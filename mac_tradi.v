==> flow/design.v <==
`timescale 1ns / 1ps
module mac#(
    parameter DATA_WIDTH = 16,
              OUT_WIDTH = 32
)(  
        input clk,
        input rst,
        input signed [DATA_WIDTH  - 1: 0] a,
        input signed [DATA_WIDTH  - 1: 0] b,
        output reg signed [OUT_WIDTH-1: 0] out
    );
    initial 
    begin
    out<=0;
    end
    always@(posedge clk) 
    begin
       if(rst==0)
        begin
            out <= a*b + out;
        end
    end
endmodule
==> Step by step through the tools: mac <==
The steps from the RTL of mac to its reports follow in flow order.
Lines are those of the file above, counted from 1.
Operators: Yosys type, input widths -> output width; for muxes data width and select width s.
{ "setup": {"design": "mac", "clock": "clk", "library": "sky130hd", "corner": "tt_025C_1v80"} }

==> Word level <==
Source: Yosys, flattened and elaborated, memories not mapped. Widths are those after wreduce; folded enables and synchronous resets count as part of the registers. Registers that Yosys merges into a memory's read port (data or address) are not register bits. Print and check cells do not count. Equal cells are merged and count once.
{ "bits": {"reg_bits": 32} }
{ "op_classes": {"addsub": 1, "multipliers": 1} }
{ "ops": {"columns": ["operator", "n"], "rows": [
  ["$mul 16x16->32", 1],
  ["$add 32x32->32", 1]
]} }

==> Longest topological paths <==
Yosys ltp: most cells in a row. Word level: on the elaborated netlist, between registers, memories and ports. Mapped: between sequential cells and ports; inverters and the memories' decode and read muxes count.
{ "depth": {"depth_word": 2, "abc_area": 0, "depth_mapped": 24, "depth_no_buf": 23} }

==> Synthesis result <==
The flow's flattened synthesis, as Yosys stat reports it; memories are mapped. The netlist is that of the ABC_AREA named above (0 if unset); the other value can give another one.
{ "mapped": {"mapped_cells": 1211, "area_um2": 11810.1, "sequential_area_um2": 960.9, "ffs": 32, "n_buf": 32} }
{ "types": {"columns": ["type", "n"], "rows": [
  ["sky130_fd_sc_hd__fa_1", 292],
  ["sky130_fd_sc_hd__inv_1", 343],
  ["sky130_fd_sc_hd__ha_1", 98],
  ["sky130_fd_sc_hd__edfxtp_1", 32],
  ["sky130_fd_sc_hd__and2_1", 121],
  ["sky130_fd_sc_hd__nand2_1", 128],
  ["sky130_fd_sc_hd__xnor2_1", 34],
  ["sky130_fd_sc_hd__clkbuf_1", 31],
  ["sky130_fd_sc_hd__a21oi_1", 23],
  ["sky130_fd_sc_hd__o21ai_0", 19],
  ["sky130_fd_sc_hd__nor2_1", 24],
  ["sky130_fd_sc_hd__a211oi_1", 8],
  ["sky130_fd_sc_hd__a2111oi_4", 2],
  ["sky130_fd_sc_hd__a21o_1", 6],
  ["sky130_fd_sc_hd__nand2b_1", 6],
  ["sky130_fd_sc_hd__o21bai_1", 5],
  ["sky130_fd_sc_hd__xor2_1", 4],
  ["sky130_fd_sc_hd__o21a_1", 4]
]} }
Other cell types: 19; their cells: 31.

==> Path before layout <==
OpenSTA on the mapped netlist: ideal clock, no wires. The path of least setup slack (recovery checks aside). Input and output delay are each 20% of the period. Register names are those of the netlist, which keeps one name where synthesis merged equal registers.
{ "synth_timing": {"path_kind": "input-to-reg", "from": "input a[15]", "to": "register out[31]", "period_ns": 9.29, "input_delay_ns": 1.858, "launch_ns": 1.858, "arrival_ns": 7.438, "setup_slack_ns": 1.592, "delay_ns": 5.840, "path_stages": 22, "period_less_setup_slack_ns": 7.698} }
"delay_ns" is the arrival time less input delay plus setup time.
"path_stages" counts driving pins, that of a launching flip-flop among them; a cell with two outputs on the path counts twice.
"period_less_setup_slack_ns" is the clock period less the worst setup slack; recovery checks do not enter. This is arithmetic on one report: input and output delays are still those of the set period (20% each).
The rows between start and end are the longest chain of elaborated cells between them; the timing report does not say that the signal goes this way. Where chains are equally long, one stands for them.
Each line given opens the expression or statement behind the cell; cells for indexed reads and writes are added by Yosys, which also makes memories of some case tables.
{ "synth_between": {"cell_sequence": "sky130_fd_sc_hd__clkbuf_1 > sky130_fd_sc_hd__nand2_1 > sky130_fd_sc_hd__inv_1 > sky130_fd_sc_hd__fa_1 > sky130_fd_sc_hd__inv_1 > sky130_fd_sc_hd__fa_1 > sky130_fd_sc_hd__inv_1 > sky130_fd_sc_hd__fa_1 > sky130_fd_sc_hd__fa_1 > sky130_fd_sc_hd__fa_1 > sky130_fd_sc_hd__inv_1 > sky130_fd_sc_hd__fa_1 > sky130_fd_sc_hd__inv_1 > sky130_fd_sc_hd__ha_1 > sky130_fd_sc_hd__and4_1 > sky130_fd_sc_hd__nand2_1 > sky130_fd_sc_hd__or3_1 > sky130_fd_sc_hd__o22ai_1 > sky130_fd_sc_hd__o32ai_2 > sky130_fd_sc_hd__o211ai_1 > sky130_fd_sc_hd__a21oi_1 > sky130_fd_sc_hd__xnor2_1", "elab_chain_len": 2} }
{ "synth_lines": {"columns": ["item", "line", "source"], "rows": [
  ["start: declaration", 8, "input signed [DATA_WIDTH  - 1: 0] a,"],
  ["$mul 16x16->32", 20, "out <= a*b + out;"],
  ["$add 32x32->32", 20, null],
  ["end: assignment", 20, null],
  ["end: declaration", 10, "output reg signed [OUT_WIDTH-1: 0] out"]
]} }

==> Path in the finished layout <==
Path of least setup slack in the final report of flow run 1 (OpenROAD, finished layout, wires in). Where an end is a register, its clock arrival counts in the times.
{ "layout_timing": {"path_kind": "input-to-reg", "from": "input a[15]", "to": "register out[31]", "period_ns": 11.0, "input_delay_ns": 2.20, "launch_ns": 2.20, "arrival_ns": 9.14, "setup_slack_ns": 1.91, "path_stages": 21} }
The rows between start and end are the longest chain of elaborated cells between them; the timing report does not say that the signal goes this way. Where chains are equally long, one stands for them.
{ "layout_between": {"cell_sequence": "sky130_fd_sc_hd__clkdlybuf4s50_1 > sky130_fd_sc_hd__and2_1 > sky130_fd_sc_hd__fa_1 > sky130_fd_sc_hd__inv_1 > sky130_fd_sc_hd__fa_1 > sky130_fd_sc_hd__inv_1 > sky130_fd_sc_hd__fa_1 > sky130_fd_sc_hd__fa_1 > sky130_fd_sc_hd__fa_1 > sky130_fd_sc_hd__inv_1 > sky130_fd_sc_hd__fa_1 > sky130_fd_sc_hd__inv_1 > sky130_fd_sc_hd__ha_1 > sky130_fd_sc_hd__and4_1 > sky130_fd_sc_hd__nand2_1 > sky130_fd_sc_hd__or3_1 > sky130_fd_sc_hd__o22ai_1 > sky130_fd_sc_hd__o32ai_2 > sky130_fd_sc_hd__o211ai_1 > sky130_fd_sc_hd__a21oi_1 > sky130_fd_sc_hd__xnor2_1", "elab_chain_len": 2} }
{ "layout_lines": {"columns": ["item", "line", "source"], "rows": [
  ["start: declaration", 8, "input signed [DATA_WIDTH  - 1: 0] a,"],
  ["$mul 16x16->32", 20, "out <= a*b + out;"],
  ["$add 32x32->32", 20, null],
  ["end: assignment", 20, null],
  ["end: declaration", 10, "output reg signed [OUT_WIDTH-1: 0] out"]
]} }

Module mac, platform sky130hd: 2 stored runs of the flow (Yosys, OpenROAD) with differing settings, in no particular order. Input and output delays are each 20% of the period that was set; the output load is 0.01 pF.
By "period_less_ws_ns" is meant the clock period of the run minus its worst setup slack. This is arithmetic on one report: input and output delays are still those of the set period (20% each).
By "worstPathTime_ns" is meant the share of the clock period that the worst setup path is allowed (20% is reserved at inputs, 20% at outputs), minus its slack. Clock arrival times at its registers enter into it.

Flow run 1
==> flow/run.sh <==
#!/bin/bash
# the make line also repeats the synthesis and layout settings of config.mk as NAME=value (left out here)
make -C /OpenROAD-flow-scripts/flow DESIGN_CONFIG=/design/flow/config.mk WORK_HOME=/design/flow/orfs CLKGATE_MAP_FILE= finish
==> flow/config.mk <==
export PLATFORM = sky130hd
export DESIGN_NAME = mac
export DESIGN_NICKNAME = mac
export VERILOG_FILES = /design/flow/design.v
export SDC_FILE = /design/flow/constraint.sdc
export NUM_CORES = 4
export LEC_CHECK = 0
export CAP_MARGIN = 20
export CORE_ASPECT_RATIO = 0.53
export CORE_MARGIN = 2
export CORE_UTILIZATION = 55
export GPL_ROUTABILITY_DRIVEN = 1
export MAX_ROUTING_LAYER = met4
export PLACE_DENSITY_LB_ADDON = 0.05
export SETUP_SLACK_MARGIN = 1.27
export SLEW_MARGIN = 20
==> flow/constraint.sdc <==
create_clock -name core_clock -period 11.0 [get_ports {clk}]
set_input_delay 2.2000 -clock core_clock [delete_from_list [all_inputs] [get_ports {clk}]]
set_output_delay 2.2000 -clock core_clock [all_outputs]
set_load 0.01 [all_outputs]

==> results of flow run 1, as JSON <==
{
  "worstPathTime_ns": 6.89,
  "timing.worst_path_kind": "input-to-reg",
  "dieArea_um2": 22720.4,
  "setup_worst_slack_ns": 1.911,
  "synth_area_um2": 11810.1,
  "tns_ns": 0.000,
  "utilization_pct": 61.9,
  "final_stdcell_area_um2": 12838.6,
  "period_less_ws_ns": 9.089
}

Flow run 2
==> flow/run.sh <==
#!/bin/bash
# the make line also repeats the synthesis and layout settings of config.mk as NAME=value (left out here)
make -C /OpenROAD-flow-scripts/flow DESIGN_CONFIG=/design/flow/config.mk WORK_HOME=/design/flow/orfs CLKGATE_MAP_FILE= finish
==> flow/config.mk <==
export PLATFORM = sky130hd
export DESIGN_NAME = mac
export DESIGN_NICKNAME = mac
export VERILOG_FILES = /design/flow/design.v
export SDC_FILE = /design/flow/constraint.sdc
export NUM_CORES = 4
export LEC_CHECK = 0
export ABC_AREA = 1
export CAP_MARGIN = 20
export CELL_PAD_IN_SITES_GLOBAL_PLACEMENT = 0
export CORE_ASPECT_RATIO = 1.14
export CORE_MARGIN = 9
export CORE_UTILIZATION = 45
export GPL_ROUTABILITY_DRIVEN = 1
export GPL_TIMING_DRIVEN = 0
export HOLD_SLACK_MARGIN = 0.16
export MAX_ROUTING_LAYER = met4
export MIN_ROUTING_LAYER = met1
export PLACE_DENSITY = 0.73
export SETUP_SLACK_MARGIN = 0.27
export SLEW_MARGIN = 20
==> flow/constraint.sdc <==
create_clock -name core_clock -period 6.64 [get_ports {clk}]
set_input_delay 1.3280 -clock core_clock [delete_from_list [all_inputs] [get_ports {clk}]]
set_output_delay 1.3280 -clock core_clock [all_outputs]
set_load 0.01 [all_outputs]

==> results of flow run 2, as JSON <==
{
  "worstPathTime_ns": 4.99,
  "timing.worst_path_kind": "input-to-reg",
  "dieArea_um2": 34717.4,
  "setup_worst_slack_ns": 0.319,
  "synth_area_um2": 12744.7,
  "tns_ns": 0.000,
  "utilization_pct": 53.9,
  "final_stdcell_area_um2": 14990.6,
  "period_less_ws_ns": 6.321
}
